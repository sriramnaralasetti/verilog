==> flow/design.v <==
module router_fifo(clk,rstn,din,rd_enb,wr_enb,d_out,lfd_state,sft_rst,full,empty);
parameter width=9,depth=16; 
input [width-2:0]din;
input lfd_state;
input clk,rstn,rd_enb,sft_rst,wr_enb;
output reg [width-2:0]d_out;
output full,empty;
reg [4:0]wr_pntr,rd_pntr;
reg [6:0]count;
reg [width-1:0]mem[depth-1:0];
integer i;
reg temp;
assign full=((wr_pntr[4]!=rd_pntr[4])&&(wr_pntr[3:0]==rd_pntr[3:0]));
assign empty=(wr_pntr==rd_pntr);
always@(posedge clk)
begin
if(!rstn)
begin
temp<=0;
end
else
temp<=lfd_state;
end
always@(posedge clk)
begin
if(!rstn)
begin
for(i=0;i<16;i=i+1)
mem[i]<=0;
wr_pntr<=0;
end
else if(sft_rst)
begin
for(i=0;i<16;i=i+1)
mem[i]<=0;
wr_pntr<=0;
end
else if(wr_enb&&!full)
begin
{mem[wr_pntr[3:0]][8],mem[wr_pntr[3:0]][7:0]}<={temp,din};
wr_pntr<=wr_pntr+1'b1;
end
end
always@(posedge clk)
begin
if(!rstn)
begin
d_out<=0;
rd_pntr<=0;
end
else if(sft_rst)
begin
d_out<=8'bz;
end
else if(count==0)
begin
d_out<=8'bz;
end
else if(rd_enb&&!empty)
begin
d_out<=mem[rd_pntr[3:0]][7:0];
rd_pntr<=rd_pntr+1'b1;
end
else
d_out<=8'bz;
end
always@(posedge clk)
begin
if(!rstn)
count<=0;
else if(sft_rst)
count<=0;
else if(mem[rd_pntr[3:0]][8]==1)
begin
count<=mem[rd_pntr[3:0]][7:2]+1'b1;
end
else if(rd_enb&&!empty)
count<=count-1'b1;
else
count<=count;
end
endmodule
Tool chain data of router_fifo --
The steps from the RTL of router_fifo to its reports follow in flow order. Lines are those of the file above, counted from 1. Operators: Yosys type, input widths -> output width; for muxes data width and select width s. Cell names lack the library's common part. Not given: n/a
Set-up: top module router_fifo, clock clk, standard-cell library sky130hd, timing corner tt_025C_1v80

Elaborated design --
Yosys after proc, flatten, opt, wreduce and memory -nomap, before mapping. Print and check cells are not counted. Memory sizes are those after Yosys's memory passes, which may raise the word count (mostly to a power of two), join words into wider ones and drop unused or constant bits.
Storage and ports: bits in registers 26, output and inout port bits 10, bits in latches 0, memory bits (read-only) 0, RAM bits 144, memory cells 1
Cells by class: shift operators 0, reductions and logical operators 9, mux-type cells 22, add/sub/neg operators 4, equality and inequality tests 3, bitwise operators 6, multipliers 0, order comparisons 0, div/mod/pow operators 0
Memory list:
- mem | words 16, width 9, line 10 | reg [width-1:0]mem[depth-1:0];
Operator list (number):
- $mux 9 | 7
- $mux 36 | 1
- $mux 8 | 3
- $mux 18 | 1
- $mux 7 | 2
- $add 5x1->5 const B | 2
- $mux 4 | 2
- $add 6x1->7 const B | 1
- $sub 7x1->7 const B | 1
- $logic_not 7->1 | 1
- $mux 1 | 6
- $eq 5x5->1 | 1
- $eq 4x4->1 | 1
- $or 1x1->1 | 3
- $logic_and 1x1->1 | 3
- $not 1->1 | 3
- $reduce_and 3->1 | 1
- $logic_not 1->1 | 2
- $reduce_bool 2->1 | 1
- $reduce_or 2->1 | 1
- $ne 1x1->1 | 1

Depth --
Depth = most cells in a row (Yosys ltp): at word level without a register or memory, in the mapped netlist without a sequential cell, where the memories' decode and read muxes count.
Depth: word-level depth 7, ABC_AREA 0, depth in mapped cells 12

After synthesis --
Source: synth_stat.txt of the flow (Yosys; design flattened, memories mapped). It holds for the ABC_AREA given above (unset counts as 0); a run with the other value may have another netlist. The area totals of this step are shown rounded.
Mapped netlist: flip-flops 174, mapped area 8045 sq um, buffer cells 27, mapped cells 557, sequential area 4925 sq um
Cell types:
- edfxtp_1 | number 144, total area 4.32E+03 sq um
- and2_1 | number 156, total area 975.936 sq um
- mux4_2 | number 31, total area 698.17 sq um
- dfxtp_1 | number 30, total area 600.576 sq um
- mux2i_1 | number 16, total area 160.154 sq um
- mux4_1 | number 6, total area 157.651 sq um
- xnor2_1 | number 14, total area 122.618 sq um
- nor2_1 | number 29, total area 108.854 sq um
- ha_1 | number 7, total area 87.584 sq um
- xor2_1 | number 8, total area 70.067 sq um
- o21ai_0 | number 12, total area 60.058 sq um
- clkbuf_1 | number 12, total area 45.043 sq um
- nand2b_1 | number 7, total area 43.792 sq um
- a221oi_1 | number 4, total area 35.034 sq um
- buf_6 | number 3, total area 33.782 sq um
- nor2b_1 | number 5, total area 31.28 sq um
- buf_2 | number 6, total area 30.029 sq um
- buf_8 | number 2, total area 30.029 sq um
Other cell types: 29; their cells: 65.

Path before layout --
OpenSTA on the mapped netlist: ideal clock, no wires. The path of least setup slack (recovery checks aside). Input and output delay are each 20% of the period. Register names are those of the netlist, which keeps one name where synthesis merged equal registers.
Path after synthesis: path type register -> register, start register wr_pntr[3], end memory mem[12][0], time at the first pin 0.000 ns, stages 8, delay of the path 2.337 ns, clock period 2.82 ns, data required time 2.433 ns, data arrival time 1.950 ns, library setup time 0.387 ns, setup slack 0.482 ns, synthesis period reached 2.338 ns
"delay of the path" = arrival - input delay + setup time. "stages": output pins that drive a net of the path, with the launching flip-flop's if there is one; two outputs of one cell count as two. "synthesis period reached" = period - worst setup slack (recovery checks aside). The figure is calculated, with input and output delays left at 20% of the set period. A register here has more assigning lines than the two given.
On the way, after synthesis: path through dfxtp_1 -> buf_4 -> xnor2_1 -> nand4_2 -> o21a_1 -> buf_2 -> nand3_1 -> o21ai_0
RTL lines, path after synthesis:
- from (decl) | line 8 | reg [4:0]wr_pntr,rd_pntr;
- from (assign) | line 30 | wr_pntr<=0;
- from (assign) | line 41 | wr_pntr<=wr_pntr+1'b1;
- to (decl) | line 10 | reg [width-1:0]mem[depth-1:0];
No chain of elaborated cells between the ends is given.

Worst path after layout --
From the final timing report of run 1: the path of least setup slack in the routed layout; clock arrival at registers is part of the times.
Path post-layout: path type register -> output, start register wr_pntr[2], end output full, data arrival time 2.28 ns, time at the first pin 0.43 ns, external output delay 0.69 ns, clock period 3.43 ns, stages 5, data required time 2.74 ns, setup slack 0.47 ns
The rows between start and end are the longest chain of elaborated cells between them; the timing report does not say that the signal goes this way. Where chains are equally long, one stands for them. A line is the first line of the expression or statement that the cell stems from. Yosys adds cells for indexed reads and writes and turns some case tables into memories. A register here has more assigning lines than the two given.
On the way, post-layout: path through dfxtp_1 -> xnor2_1 -> nand4_2 -> nor2_1 -> clkdlybuf4s50_1, cells in the longest elaborated chain 2, elaborated cells between the ends (all ways) 2, RTL lines with such cells 1, those cells by class eq/ne (1); reduce/logical (1)
RTL lines, path post-layout:
- from (decl) | line 8 | reg [4:0]wr_pntr,rd_pntr;
- from (assign) | line 30 | wr_pntr<=0;
- from (assign) | line 41 | wr_pntr<=wr_pntr+1'b1;
- $eq 4x4->1 | line 13 | assign full=((wr_pntr[4]!=rd_pntr[4])&&(wr_pntr[3:0]==rd_pntr[3:0]));
- $logic_and 1x1->1 | line 13
- to (decl) | line 7 | output full,empty;

Memo
Re: implementation data of router_fifo

Top module router_fifo; platform sky130hd; tools Yosys and OpenROAD; 2 stored runs in no particular order. Input and output delays are each 20% of the period that was set; the output load is 0.01 pF.
"period reached" is the run's clock period less its worst setup slack. It is reckoned from that one timing run; input and output delays stay at 20% of the period that was set.
"critical path time": the worst setup path's part of the clock period (all of it between registers, 20% less for each end at a port) less its slack. A launch clock that arrives late makes it longer, a capture clock that arrives late makes it shorter.
The measured numbers are rounded.

* Run 1 | settings: period_ns 3.43; CORE_UTILIZATION 17; SETUP_SLACK_MARGIN -0.13; PLACE_DENSITY 0.92; HOLD_SLACK_MARGIN -0.03; CORE_ASPECT_RATIO 0.88; CELL_PAD_IN_SITES_GLOBAL_PLACEMENT 1; CELL_PAD_IN_SITES_DETAIL_PLACEMENT 1; GPL_TIMING_DRIVEN 1; GPL_ROUTABILITY_DRIVEN 0; CTS_CLUSTER_DIAMETER 169; CAP_MARGIN 25; CORE_MARGIN 2; SLEW_MARGIN 20 | results: post-route worst hold slack 0.601 ns; critical path time 2.28 ns; type of the worst setup path register -> output; netlist area reported by Yosys 8,045 sq um; worst setup slack after layout 0.467 ns; final utilization 20.9 %; period reached 2.963 ns; die area 49,080 sq um; standard-cell area of the final layout 9,711 sq um
* Run 2 | settings: period_ns 3.5; CORE_UTILIZATION 52; SETUP_SLACK_MARGIN 1.0; PLACE_DENSITY_LB_ADDON 0.13; CORE_MARGIN 7; CELL_PAD_IN_SITES_GLOBAL_PLACEMENT 2; TNS_END_PERCENT 10; ABC_AREA 1; GPL_ROUTABILITY_DRIVEN 1; CTS_CLUSTER_SIZE 11; CAP_MARGIN 40; MIN_ROUTING_LAYER met1; MAX_ROUTING_LAYER met5; SLEW_MARGIN 20 | results: post-route worst hold slack 0.531 ns; critical path time 1.75 ns; type of the worst setup path register -> output; netlist area reported by Yosys 8,130 sq um; worst setup slack after layout 1.050 ns; final utilization 60.5 %; period reached 2.450 ns; die area 19,330 sq um; standard-cell area of the final layout 9,239 sq um
